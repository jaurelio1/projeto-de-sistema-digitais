==> flow/design.v <==
module BitCounter(
    input clk, valid_in, reset, input reg [7:0]data_in,    
    output reg [2:0] data_out,    
    output reg ready_in,
    output [1:0] outState     
);
    reg [2:0] cont0; 
    reg [2:0] cont1;
     reg [7:0] read_data;
     int i = 1;
    enum reg [1:0] {IDLE, DATA_IN, COUNT} state;
    assign outState = state;
    always @ (posedge clk or posedge reset) begin        
        if (reset)
            state <= IDLE;
        else            
            case (state)
                IDLE:
                    begin                                
                        ready_in <= 1'd1;
                        state <= DATA_IN;
                        i <= 1'd1;
                        cont0 <= 1'd0;
                        cont1 <= 1'd0;
                    end
                DATA_IN:
                    begin                        
                        if(valid_in)
                            begin
                                ready_in <= 1'd0;
                                read_data <= data_in;
                                state <= COUNT;
                            end
                        else
                            begin
                                state <= DATA_IN;
                            end
                    end
                COUNT:
                    begin                        
                                if(read_data[i] == 1)
                                    cont1 = cont1 + 1;    
                                else
                                    cont0 = cont0 + 1;
                                i = i + 1;
                                if (i == 8)
                                    begin
                                        if(read_data[0] == 0)
                                            data_out <= cont0;
                                        else
                                            data_out <= cont1;
                                        state <= IDLE;                                
                                    end
                                else
                                    begin
                                        state <= COUNT;
                                    end                        
                    end                
            endcase
    end    
endmodule    
; Step by step through the tools: BitCounter
; Tool output for the design above, in the order of the flow.
; Line numbers count from 1 in the design file above.
; Library cell names are shortened.
; The mark n/a stands for no value.
[inputs]
top = BitCounter
clock_port = clk
lib = sky130hd
lib_corner = tt_025C_1v80

; Word-level counts
; Source: Yosys, flattened and elaborated, memories not mapped. Widths are those after wreduce. Registers that Yosys merges into a memory's read port (data or address) are not register bits. Print and check cells do not count. Equal cells are merged and count once.
[word_totals]
regBits = 52
latchBits = 0
mem_bits_rw = 0
rom_bits = 0
clocked_rd_ports_x_width = 0
mem_count = 0
inputBits = 11
out_inout_bits = 6
word_cells = 35
[classes]
addsub = 3
n_mul = 0
div_mod_pow = 0
compare = 0
equal = 4
shift = 1
muxes = 11
n_logic = 1
n_reduce_logical = 8
[ops]
columns = op, count
row1 = parallel mux 32 bit (select 2 bit), 1
row2 = adder 32 x 2 -> 32 bit (second input constant), 1
row3 = == test 32 x 5 -> 1 bit (second input constant), 1
row4 = variable part select 8 x 32 -> 1 bit, 1
row5 = parallel mux 3 bit (select 2 bit), 2
row6 = AND reduction 3 bit, 3
row7 = two-way mux 3 bit, 3
row8 = adder 3 x 1 -> 3 bit (second input constant), 2
row9 = parallel mux 2 bit (select 3 bit), 1
row10 = nonzero test 2 bit, 2
row11 = two-way mux 2 bit, 2
row12 = nonzero test 3 bit, 1
row13 = == test 2 x 1 -> 1 bit (second input constant), 1
row14 = == test 2 bit (second input constant), 1
row15 = inequality test 2 bit (second input constant), 1
row16 = zero test 2 bit, 1
row17 = AND reduction 2 bit, 1
row18 = parallel mux 1 bit (select 2 bit), 1
row19 = NOT 1 bit, 1
row20 = two-way mux 1 bit, 1

; Logic depth
; Longest topological path by Yosys (ltp), each cell counted once; first at word level (registers and memories cut), then after technology mapping (sequential cells cut; the memories' decode and read muxes count).
[logic_depth]
word_depth = 4
ABC_AREA = 1
depth_mapped = 16

; Mapped cells and area
; The flow's flattened synthesis, as Yosys stat reports it; memories are mapped. The netlist is that of the ABC_AREA named above (0 if unset); the other value can give another one.
; The area totals of this step are shown rounded.
[mapped]
stdcells = 401
yosys_area_um2 = 3181
seqArea_um2 = 1551
ffs = 52
n_buf = 4
[types]
columns = cell, count, area_total_um2
row1 = edfxtp_1, 50, 1501.44
row2 = nand2_1, 129, 484.214
row3 = nor2_1, 75, 281.52
row4 = inv_1, 41, 153.898
row5 = a21oi_1, 21, 105.101
row6 = ha_1, 7, 87.584
row7 = nand3b_1, 10, 75.072
row8 = nand3_1, 14, 70.067
row9 = xor2_1, 7, 61.309
row10 = dfrtp_1, 2, 50.048
row11 = o21ai_0, 10, 50.048
row12 = nor2_4, 4, 45.043
row13 = mux2i_1, 3, 30.029
row14 = nand2_2, 4, 25.024
row15 = nand4_1, 4, 25.024
row16 = nor2_8, 1, 20.019
row17 = o21ai_1, 4, 20.019
row18 = nor2_2, 3, 18.768
; Other cell types: 8; their cells: 12.

; Worst setup path after synthesis
; Path of least setup slack by OpenSTA after synthesis, without wires, with an ideal clock, recovery checks aside; 20% of the period is set as input and as output delay. Where synthesis merged equal registers, the netlist keeps one of their names.
[synth_timing]
path_kind = input to register
from = in reset
to = reg cont0[0]
period_ns = 7.22
input_delay_ns = 1.444
setup_time_ns = 0.486
t_arrival_ns = 4.157
slack_ns = 2.577
path_delay_ns = 3.199
driving_pins = 1
n_path_buf = 0
synth_period_reached_ns = 4.643
; "path_delay_ns" = arrival - input delay + setup time.
; "driving_pins": output pins that drive a net of the path, with the launching flip-flop's if there is one; two outputs of one cell count as two.
; "synth_period_reached_ns" = period - worst setup slack (recovery checks aside). The figure is calculated, with input and output delays left at 20% of the set period.
; The rows between start and end are the longest chain of elaborated cells between them; the timing report does not say that the signal goes this way. Where chains are equally long, one stands for them.
; Each line given opens the expression or statement behind the cell; cells for indexed reads and writes are added by Yosys, which also makes memories of some case tables.
[synth_between]
path_cell_list = o21ai_0
elab_chain_cells = 2
[synth_lines]
columns = item, line_no
row1 = start: declaration, 2  ; input clk, valid_in, reset, input reg [7:0]data_in,
row2 = NOT 1 bit, n/a
row3 = AND reduction 2 bit, n/a
row4 = end: assignment, 23  ; cont0 <= 1'd0;
row5 = end: assignment, 44  ; cont0 = cont0 + 1;
row6 = end: declaration, 7  ; reg [2:0] cont0;

; Worst path after layout
; Path of least setup slack in the final report of run 1 (OpenROAD, finished layout, wires in). Where an end is a register, its clock arrival counts in the times.
[layout_timing]
path_kind = register to register
from = reg i[0]
to = reg data_out[2]
period_ns = 4.01
setup_time_ns = 0.33
t_arrival_ns = 2.66
slack_ns = 1.32
driving_pins = 14
n_path_buf = 0
; The rows between start and end are the longest chain of elaborated cells between them; the timing report does not say that the signal goes this way. Where chains are equally long, one stands for them.
; Only ways into the end's enable, where the timed path ends, are counted here.
[layout_between]
path_cell_list = edfxtp_1 -> ha_1 -> nand2_2 -> nor2_4 -> nand2_1 -> nor2_2 -> nand2_1 -> nand2_1 -> nand2_1 -> nor2_1 -> nand2_1 -> nor2_1 -> nand3_1 -> nor3_1
elab_chain_cells = 3
[layout_lines]
columns = item, line_no
row1 = start: declaration, 10  ; int i = 1;
row2 = start: assignment, 22  ; i <= 1'd1;
row3 = start: assignment, 45  ; i = i + 1;
row4 = adder 32 x 2 -> 32 bit, 45
row5 = == test 32 x 5 -> 1 bit, 46  ; if (i == 8)
row6 = AND reduction 3 bit, n/a
row7 = end: assignment, 49  ; data_out <= cont0;
row8 = end: assignment, 51  ; data_out <= cont1;
row9 = end: declaration, 3  ; output reg [2:0] data_out,

; Settings and measured results of 2 stored flow runs for module BitCounter (sky130hd), not sorted in any way. The constraints put input and output delay at 20% of the set period each and load the outputs with 0.01 pF.
; "period_less_ws_ns" = clock period - worst setup slack. The figure is calculated, with input and output delays left at 20% of the set period.
; The measured numbers are rounded.

[run 1: settings]
period_ns = 4.01
CORE_UTILIZATION = 67
SETUP_SLACK_MARGIN = -0.13
PLACE_DENSITY = 0.64
HOLD_SLACK_MARGIN = 0.18
CORE_MARGIN = 4
CELL_PAD_IN_SITES_DETAIL_PLACEMENT = 0
ABC_AREA = 1
CAP_MARGIN = 40
SLEW_MARGIN = 20
[run 1: results]
utilization_pct = 78.5
fin_ws_ns = 1.322
cell_area_final_um2 = 3512
total_die_area_um2 = 5914
synth_chip_area_um2 = 3181
period_less_ws_ns = 2.688

[run 2: settings]
period_ns = 2.69
CORE_UTILIZATION = 65
SETUP_SLACK_MARGIN = 0.02
CORE_ASPECT_RATIO = 1.68
CELL_PAD_IN_SITES_GLOBAL_PLACEMENT = 3
ABC_AREA = 1
GPL_ROUTABILITY_DRIVEN = 1
MIN_ROUTING_LAYER = met1
MAX_ROUTING_LAYER = met5
CAP_MARGIN = 20
CORE_MARGIN = 2
SLEW_MARGIN = 20
[run 2: results]
outcome = did not finish, placement stopped with GPL-0301
