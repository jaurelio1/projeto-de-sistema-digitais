==> flow/design.v <==
module DPCM(input reg [7:0] data_in,
				input clk, input reset,
				output reg [7:0] total,
				output [1:0] outStateDPCM
);
	reg [7:0] ant = 8'b00000000;
	reg [7:0] x;	
	wire [7:0] wire_data_in;
	wire [7:0] wire_data_out;	
	saturation s(wire_data_in, clk, reset, wire_data_out);	 
	enum reg [1:0] {S0, S1, S2} stateDPCM;
	assign outState = stateDPCM;
	always @ (posedge clk or posedge reset)
		begin
		if(reset)
			stateDPCM <= S0;
		else
			case(stateDPCM)
				S0:
					begin
						x <= data_in - ant;						
						stateDPCM <= S1;
					end
				S1:
					begin
						wire_data_in <= x;
						stateDPCM <= S2;
					end
				S2:
					begin
						total <= wire_data_out;
						ant <= total;
						stateDPCM <= S0;
					end
			endcase				
		end
endmodule 
module saturation(input reg[7:0]data_in, 
						input clk, input reset,
						output [7:0]data_out						
);
	int limiar_sup = 8'b01111000;
	int limiar_inf = 8'b11111000;
	enum reg [1:0] {S0, S1, S2} state;	
	reg [7:0]read_data;
	reg [7:0]write_data;
	always @ (posedge clk or posedge reset)
		begin
			if(reset)
				state <= S0;
			else
				begin
					case(state)
						S0:
							begin
								read_data <= data_in;
								state <= S1;
							end
						S1:
							begin
								if(read_data > limiar_sup)
									write_data <= limiar_sup;
								else if(read_data < limiar_inf)
									write_data <= limiar_inf;
								else
									write_data <= read_data;
								state <= S2;
							end
						S2:
							begin
								data_out <= write_data;
								state <= S0;
							end
					endcase
				end
		end
endmodule 
* Step by step through the tools: DPCM
The steps from the RTL of DPCM to its reports follow in flow order. Line numbers count from 1 in the design file above. Cell names lack the library's common part. A cell with -- has no value.
Design: top module DPCM, clock input clk, library sky130hd, corner tt_025C_1v80

* Elaborated design
Counts by Yosys on the flattened word-level netlist (proc, flatten, opt, wreduce; memories kept). Register bits leave out memories and registers merged into their read ports (data or address). Print and check cells are left out. Cells with the same type and inputs are merged into one.
Cells by class: $add $sub $neg 1, multipliers 0, div/mod/pow operators 0, magnitude comparators 2, eq/ne operators 4, shift operators 0, mux-type cells 3, bitwise logic cells 1, reductions and logical operators 11
Operator list (number):
- AND reduction 2 bit | 6
- parallel mux 2 bit (select 3 bit) | 2
- greater-than comparator 8 x 7 -> 1 bit with constant B | 1
- subtractor 8 bit | 1
- < comparator 8 bit with constant B | 1
- two-way mux 8 bit | 1
- nonzero test 3 bit | 2
- equality test 2 x 1 -> 1 bit with constant B | 2
- equality test 2 bit with constant B | 2
- zero test 2 bit | 2
- OR reduction 2 bit | 1
- NOT 1 bit | 1
Storage and ports: flip-flop bits (word level) 60, latch bits 0, RAM bits 0, bits in read-only memories 0, word width x clocked read ports 0, memories 0, output and inout bits 10, elaborated cells 32

* Longest topological paths
Longest topological path by Yosys (ltp), each cell counted once; first at word level (registers and memories cut), then after technology mapping (sequential cells cut; the memories' decode and read muxes count).
Depth: word-level depth 2, ABC_AREA 0, mapped depth 8, mapped depth without buffers 8

* After synthesis
Yosys stat after the flow's synthesis: flattened, memories mapped to cells. It holds for the ABC_AREA given above (unset counts as 0); a run with the other value may have another netlist. The area totals of this step are shown rounded.
Cell types:
- edfxtp_1 | number 56, area in all 1.68E+03 um2
- dfrtp_1 | number 4, area in all 100.096 um2
- ha_1 | number 7, area in all 87.584 um2
- dfstp_2 | number 2, area in all 52.55 um2
- xnor2_1 | number 5, area in all 43.792 um2
- inv_1 | number 10, area in all 37.536 um2
- nor2b_1 | number 6, area in all 37.536 um2
- a21o_1 | number 3, area in all 22.522 um2
- fa_1 | number 1, area in all 20.019 um2
- a21oi_1 | number 3, area in all 15.014 um2
- buf_4 | number 2, area in all 15.014 um2
- nor2_1 | number 4, area in all 15.014 um2
- a31oi_1 | number 2, area in all 12.512 um2
- nand2b_1 | number 2, area in all 12.512 um2
- o211ai_2 | number 1, area in all 12.512 um2
- a311o_1 | number 1, area in all 10.01 um2
- a21o_2 | number 1, area in all 8.758 um2
- a21oi_2 | number 1, area in all 8.758 um2
Not listed: further types 8, cells in them 9.
Synthesis totals: cell count 120, mapped area 2250 um2, flip-flop cells 62, buffer cells 2
The figures by module come from a second, unflattened synthesis with its own total; it is not the netlist above.
Second synthesis, totals: cells (unflattened synthesis) 121, area (unflattened synthesis) 2260 um2
Each row is one instance without its submodules.
Modules:
- DPCM | instances 1, cells 85, area 1410 um2, sequential area 1040 um2
- saturation | instances 1, cells 36, area 856 um2, sequential area 797 um2

* Path before layout
Source: OpenSTA report_checks on the synthesized netlist (no wires, ideal clock, input and output delay 20% of the period each), path of least setup slack; recovery checks are left aside. Register names are those of the netlist, which keeps one name where synthesis merged equal registers.
Timing path post-synthesis: path kind input to register, from input port data_in[0], to register x[6], clock period 3670 ps, external input delay 734 ps, time at the first pin 734 ps, arrival 1885 ps, setup slack 1526 ps, path delay 1410 ps, stages on the path 8, buffers on the path 0, synthesis period reached 2144 ps
"path delay" = arrival - input delay + setup time. "stages on the path" counts driving pins, that of a launching flip-flop among them; a cell with two outputs on the path counts twice. "synthesis period reached" is the clock period less the worst setup slack; recovery checks do not enter. This is arithmetic on one report: input and output delays are still those of the set period (20% each). Between the ends stands the longest chain of elaborated cells between them, by number of cells; it is not shown to be the way that was timed. Of several equally long chains one is given. A line is the first line of the expression or statement that the cell stems from. Yosys adds cells for indexed reads and writes and turns some case tables into memories.
Between the ends, post-synthesis: cells stage by stage inv_1 -> ha_1 -> inv_1 -> fa_1 -> a211oi_1 -> o21bai_1 -> a21oi_1 -> xnor2_1, length of the longest elaborated chain 1
RTL lines, path post-synthesis:
- start, declared | line 1 | module DPCM(input reg [7:0] data_in,
- subtractor 8 bit | line 21 | x <= data_in - ant;
- end, assigned | line 21
- end, declared | line 7 | reg [7:0] x;

* Worst path after layout
Path of least setup slack in the final report of flow run 1 (OpenROAD, finished layout, wires in). Where an end is a register, its clock arrival counts in the times. The report prints the path's times to 10 ps; the period is as set.
Timing path post-layout: path kind register to register, from register ant[4], to register x[7], clock period 1460 ps, time at the first pin 340 ps, arrival 1860 ps, setup slack -340 ps, stages on the path 7, buffers on the path 0
Between the ends stands the longest chain of elaborated cells between them, by number of cells; it is not shown to be the way that was timed. Of several equally long chains one is given.
Between the ends, post-layout: cells stage by stage edfxtp_1 -> inv_2 -> ha_4 -> a21o_1 -> a311o_1 -> a31oi_1 -> a31oi_1, length of the longest elaborated chain 1
RTL lines, path post-layout:
- start, declared | line 6 | reg [7:0] ant = 8'b00000000;
- start, assigned | line 32 | ant <= total;
- subtractor 8 bit | line 21 | x <= data_in - ant;
- end, assigned | line 21
- end, declared | line 7 | reg [7:0] x;

Hand-over note for DPCM

Flow measurements of DPCM on sky130hd: 2 stored runs with different settings, listed in no order. Input and output delays are each 20% of the period that was set; the output load is 0.01 pF.
"period reached": clock period set for the run, less the worst setup slack. It is reckoned from that one timing run; input and output delays stay at 20% of the period that was set.
"critical setup path time": the worst setup path's part of the clock period (all of it between registers, 20% less for each end at a port) less its slack. A launch clock that arrives late makes it longer, a capture clock that arrives late makes it shorter.
"total power after layout" is the tool's figure for a default switching activity; nothing was simulated.
"critical setup path time" is known to 10 ps.
Values from the reports are rounded here.

* Flow run 1 | settings: period_ns 1.46; CORE_UTILIZATION 63; PLACE_DENSITY_LB_ADDON 0.29; CORE_ASPECT_RATIO 0.85; ABC_AREA 0; CTS_CLUSTER_SIZE 41; CAP_MARGIN 30; MIN_ROUTING_LAYER met2; CORE_MARGIN 2; SLEW_MARGIN 20 | results: utilization after layout 88.8 %; chip area after synthesis (Yosys) 2250 um2; sum of negative setup slack -1270 ps; total die area 4060 um2; total power after layout 3380 µW; critical setup path time 1800 ps; worst setup path type register to register; period reached 1797 ps; worst slack on setup checks -337 ps; standard-cell area of the final layout 2960 um2; worst hold slack in the final report 375 ps
* Flow run 2 | settings: period_ns 2.37; CAP_MARGIN 20; CORE_MARGIN 2; CORE_UTILIZATION 40; SLEW_MARGIN 20 | results: utilization after layout 50.4 %; chip area after synthesis (Yosys) 2250 um2; sum of negative setup slack 0 ps; total die area 6230 um2; total power after layout 2040 µW; critical setup path time 1560 ps; worst setup path type input to register; period reached 2030 ps; worst slack on setup checks 340 ps; standard-cell area of the final layout 2760 um2; worst hold slack in the final report 379 ps

End of note.
